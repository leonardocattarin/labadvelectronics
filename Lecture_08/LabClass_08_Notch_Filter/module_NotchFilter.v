==> flow/design.v <==
module Module_NotchFilter	(	qzt_clk,
					clk_in,
					k,
					Vin,
					reset,
					Vout);
input		qzt_clk;
input		clk_in;
input 		reset;
input	[3:0]	k;
input signed	[19:0]	Vin;
output signed	[19:0]	Vout;
reg signed	[19:0]	Vout;
reg signed	[19:0]	Vin_old_1;
reg signed	[19:0]	Vin_old_2;
reg signed	[19:0]	Vout_old_2;
reg		clk_in_old;
always @(posedge qzt_clk) begin
	if(clk_in & !clk_in_old)begin
		Vin_old_1 <= Vin;
		Vin_old_2 <= Vin_old_1;
		Vout_old_2 <= Vout;
		Vout <= Vin + Vin_old_2 - (Vin>>>(k+1)) - (Vin_old_2>>>(k+1)) - Vout_old_2 + (Vout_old_2>>>k);
	end
	if (reset)begin
		Vin_old_1 <= 0;
		Vin_old_2 <= 0;
		Vout_old_2 <= 0;
	end
	clk_in_old <= clk_in;
end
endmodule
# Reports on Module_NotchFilter
# What the tools print for Module_NotchFilter, step after step.
# Lines are those of the file above, counted from 1.
# Operators carry their Yosys type and port widths (W data, S select, Z words).
# The mark -- stands for no value.
[setup] design="Module_NotchFilter" clock="qzt_clk" library="sky130hd" lib_corner="tt_025C_1v80"

# Elaborated design
# Yosys after proc, flatten, opt, wreduce and memory -nomap, before mapping. Enables and synchronous resets that opt folds into registers are not counted as muxes. Memory bits, and registers merged into a memory's read port (data or address), are not among the register bits. Print and check cells are not counted. Equal cells are merged and count once.
[op_classes] muxes=0 shift=3 n_div=0 mul=0 n_logic=1 addsub=6 n_reduce_logical=1 eq_ne=0 compare=0
[ops] op="$sub A20 B20 Y20" n=3
[ops] op="$add A20 B20 Y20" n=2
[ops] op="$sshr A20 B32 Y20" n=1
[ops] op="$sshr A20 B4 Y20" n=1
[ops] op="$sshr A20 B5 Y20" n=1
[ops] op="$add A4 B1 Y5 const B" n=1
[ops] op="$and A1 B1 Y1" n=1
[ops] op="$logic_not A1 Y1" n=1
[bits] ramBits=0 clocked_rd_ports_x_width=0 inputBits=27 mem_bits_ro=0 memories=0 wordCells=16 reg_bits=81 output_inout_bits=20 latchBits=0

# Logic depth
# Yosys ltp: most cells in a row. Word level: on the elaborated netlist, between registers, memories and ports. Mapped: between sequential cells and ports; inverters and the memories' decode and read muxes count.
[depth] word_depth=6 ABC_AREA=0 ltp_mapped=21

# Netlist
# Yosys stat after the flow's synthesis: flattened, memories mapped to cells. It holds for the ABC_AREA given above (unset counts as 0); a run with the other value may have another netlist.
[by_type] cell_type="sky130_fd_sc_hd__fa_1" n=75
[by_type] cell_type="sky130_fd_sc_hd__dfxtp_1" n=61
[by_type] cell_type="sky130_fd_sc_hd__mux4_2" n=42
[by_type] cell_type="sky130_fd_sc_hd__nand2_1" n=196
[by_type] cell_type="sky130_fd_sc_hd__edfxtp_1" n=20
[by_type] cell_type="sky130_fd_sc_hd__a21oi_1" n=96
[by_type] cell_type="sky130_fd_sc_hd__inv_1" n=121
[by_type] cell_type="sky130_fd_sc_hd__mux2i_1" n=45
[by_type] cell_type="sky130_fd_sc_hd__ha_1" n=21
[by_type] cell_type="sky130_fd_sc_hd__o21ai_0" n=32
[by_type] cell_type="sky130_fd_sc_hd__mux2_2" n=14
[by_type] cell_type="sky130_fd_sc_hd__nor2_1" n=34
[by_type] cell_type="sky130_fd_sc_hd__clkbuf_1" n=28
[by_type] cell_type="sky130_fd_sc_hd__xnor2_1" n=11
[by_type] cell_type="sky130_fd_sc_hd__buf_2" n=17
[by_type] cell_type="sky130_fd_sc_hd__xor2_1" n=7
[by_type] cell_type="sky130_fd_sc_hd__a211oi_1" n=7
[by_type] cell_type="sky130_fd_sc_hd__o22ai_1" n=7
# Other cell types: 50; their cells: 117.
[synth_totals] area_um2=8469.4 seqArea_um2=1821.7 ffs=81 mapped_cells=951

# Path before layout
# Path of least setup slack by OpenSTA after synthesis, without wires, with an ideal clock, recovery checks aside; 20% of the period is set as input and as output delay. Where synthesis merged equal registers, the netlist keeps one of their names.
[synth_timing] path_type="input -> register" from="in k[0]" to="reg Vout[11]" period_ns=10.7 path_stages=17 t_arrival_ns=6.609 n_path_buf=1 launch_ns=2.140 slack_ns=3.825 setup_ns=0.265 delay_ns=4.734 in_delay_ns=2.140 synth_period_reached_ns=6.875
# "delay_ns" = arrival - input delay + setup time.
# "path_stages": output pins that drive a net of the path, with the launching flip-flop's if there is one; two outputs of one cell count as two.
# "synth_period_reached_ns" = period - worst setup slack (recovery checks aside). The figure is calculated, with input and output delays left at 20% of the set period.
# Between the ends stands the longest chain of elaborated cells between them, by number of cells; it is not shown to be the way that was timed. Of several equally long chains one is given.
# Each line given opens the expression or statement behind the cell; cells for indexed reads and writes are added by Yosys, which also makes memories of some case tables.
[synth_via] cell_sequence="sky130_fd_sc_hd__ha_1 -> sky130_fd_sc_hd__buf_2 -> sky130_fd_sc_hd__mux4_2 -> sky130_fd_sc_hd__mux2i_1 -> sky130_fd_sc_hd__o22ai_1 -> sky130_fd_sc_hd__a21oi_1 -> sky130_fd_sc_hd__fa_1 -> sky130_fd_sc_hd__fa_1 -> sky130_fd_sc_hd__inv_1 -> sky130_fd_sc_hd__fa_1 -> sky130_fd_sc_hd__inv_1 -> sky130_fd_sc_hd__fa_1 -> sky130_fd_sc_hd__a21o_1 -> sky130_fd_sc_hd__a31o_2 -> sky130_fd_sc_hd__a21boi_2 -> sky130_fd_sc_hd__a21oi_1 -> sky130_fd_sc_hd__xor2_1" elab_chain_len=6 cone_cells=8 cone_lines=1 classes_between="add/sub: 5; shift: 3"
[synth_rtl] item="start, declared" line_no=10 text="input [3:0] k;"
[synth_rtl] item="$add A4 B1 Y5" line_no=23 text="Vout <= Vin + Vin_old_2 - (Vin>>>(k+1)) - (Vin_old_2>>>(k+1)) - Vout_old_2 + (Vout_old_2>>>k);"
[synth_rtl] item="$sshr A20 B32 Y20" line_no=23
[synth_rtl] item="$sub A20 B20 Y20 (3 in a row)" line_no=23
[synth_rtl] item="$add A20 B20 Y20" line_no=23
[synth_rtl] item="end, assigned" line_no=23
[synth_rtl] item="end, declared" line_no=12 text="output signed [19:0] Vout;"

# Path in the finished layout
# Path of least setup slack in the final report of run 1 (OpenROAD, finished layout, wires in). Where an end is a register, its clock arrival counts in the times.
[layout_timing] path_type="input -> register" from="in k[1]" to="reg Vout[16]" launch_ns=1.39 slack_ns=0.28 in_delay_ns=1.39 period_ns=6.97 t_arrival_ns=6.84 path_stages=18 n_path_buf=4 setup_ns=0.21
# Between the ends stands the longest chain of elaborated cells between them, by number of cells; it is not shown to be the way that was timed. Of several equally long chains one is given.
[layout_via] cell_sequence="sky130_fd_sc_hd__clkdlybuf4s50_1 -> sky130_fd_sc_hd__ha_4 -> sky130_fd_sc_hd__buf_4 -> sky130_fd_sc_hd__buf_4 -> sky130_fd_sc_hd__mux4_2 -> sky130_fd_sc_hd__nand2_1 -> sky130_fd_sc_hd__a21oi_1 -> sky130_fd_sc_hd__nor3_1 -> sky130_fd_sc_hd__buf_4 -> sky130_fd_sc_hd__fa_1 -> sky130_fd_sc_hd__fa_1 -> sky130_fd_sc_hd__fa_1 -> sky130_fd_sc_hd__ha_1 -> sky130_fd_sc_hd__o21a_1 -> sky130_fd_sc_hd__o21a_1 -> sky130_fd_sc_hd__o211ai_1 -> sky130_fd_sc_hd__mux2i_1 -> sky130_fd_sc_hd__a2111oi_2" elab_chain_len=6 cone_cells=8 cone_lines=1 classes_between="add/sub: 5; shift: 3"
[layout_rtl] item="start, declared" line_no=10 text="input [3:0] k;"
[layout_rtl] item="$add A4 B1 Y5" line_no=23 text="Vout <= Vin + Vin_old_2 - (Vin>>>(k+1)) - (Vin_old_2>>>(k+1)) - Vout_old_2 + (Vout_old_2>>>k);"
[layout_rtl] item="$sshr A20 B32 Y20" line_no=23
[layout_rtl] item="$sub A20 B20 Y20 (3 in a row)" line_no=23
[layout_rtl] item="$add A20 B20 Y20" line_no=23
[layout_rtl] item="end, assigned" line_no=23
[layout_rtl] item="end, declared" line_no=12 text="output signed [19:0] Vout;"

--- measured runs ---
Flow measurements of Module_NotchFilter on sky130hd: 2 stored runs with different settings, listed in no order. Input and output delays are each 20% of the period that was set; the output load is 0.01 pF.
"critical_path_time_ns": the worst setup path's part of the clock period (all of it between registers, 20% less for each end at a port) less its slack. A launch clock that arrives late makes it longer, a capture clock that arrives late makes it shorter.
"design_power_uw" rests on the timing tool's default activity at the inputs, not on a simulated workload.

[flow] run 1: files
==> flow/run.sh <==
#!/bin/bash
# the make line also repeats the synthesis and layout settings of config.mk as NAME=value (left out here)
make -C /OpenROAD-flow-scripts/flow DESIGN_CONFIG=/design/flow/config.mk WORK_HOME=/design/flow/orfs CLKGATE_MAP_FILE= finish
==> flow/config.mk <==
export PLATFORM = sky130hd
export DESIGN_NAME = Module_NotchFilter
export DESIGN_NICKNAME = Module_NotchFilter
export VERILOG_FILES = /design/flow/design.v
export SDC_FILE = /design/flow/constraint.sdc
export NUM_CORES = 4
export LEC_CHECK = 0
export CAP_MARGIN = 20
export CORE_MARGIN = 2
export CORE_UTILIZATION = 36
export SLEW_MARGIN = 20
==> flow/constraint.sdc <==
create_clock -name core_clock -period 6.97 [get_ports {qzt_clk}]
set_input_delay 1.3940 -clock core_clock [delete_from_list [all_inputs] [get_ports {qzt_clk}]]
set_output_delay 1.3940 -clock core_clock [all_outputs]
set_load 0.01 [all_outputs]

[flow] run 1: metrics
[metrics] yosys_chip_area_um2 = 8469.4
[metrics] die_um2 = 24768.5
[metrics] stdcell_area_um2 = 10134.7
[metrics] timing.setup.ws_ns = 0.279
[metrics] setupTns_ns = 0.000
[metrics] design_power_uw = 4055
[metrics] critical_path_time_ns = 5.30
[metrics] worst_path_kind = input -> register

[flow] run 2: files
==> flow/run.sh <==
#!/bin/bash
# the make line also repeats the synthesis and layout settings of config.mk as NAME=value (left out here)
make -C /OpenROAD-flow-scripts/flow DESIGN_CONFIG=/design/flow/config.mk WORK_HOME=/design/flow/orfs CLKGATE_MAP_FILE= finish
==> flow/config.mk <==
export PLATFORM = sky130hd
export DESIGN_NAME = Module_NotchFilter
export DESIGN_NICKNAME = Module_NotchFilter
export VERILOG_FILES = /design/flow/design.v
export SDC_FILE = /design/flow/constraint.sdc
export NUM_CORES = 4
export LEC_CHECK = 0
export CAP_MARGIN = 20
export CORE_ASPECT_RATIO = 0.77
export CORE_MARGIN = 2
export CORE_UTILIZATION = 53
export HOLD_SLACK_MARGIN = -0.07
export PLACE_DENSITY = 0.56
export SETUP_SLACK_MARGIN = 0.12
export SLEW_MARGIN = 20
export TNS_END_PERCENT = 75
==> flow/constraint.sdc <==
create_clock -name core_clock -period 6.33 [get_ports {qzt_clk}]
set_input_delay 1.2660 -clock core_clock [delete_from_list [all_inputs] [get_ports {qzt_clk}]]
set_output_delay 1.2660 -clock core_clock [all_outputs]
set_load 0.01 [all_outputs]

[flow] run 2: metrics
[metrics] yosys_chip_area_um2 = 8469.4
[metrics] die_um2 = 17015.8
[metrics] stdcell_area_um2 = 10978.0
[metrics] timing.setup.ws_ns = 0.274
[metrics] setupTns_ns = 0.000
[metrics] design_power_uw = 5163
[metrics] critical_path_time_ns = 4.79
[metrics] worst_path_kind = input -> register
--- end ---
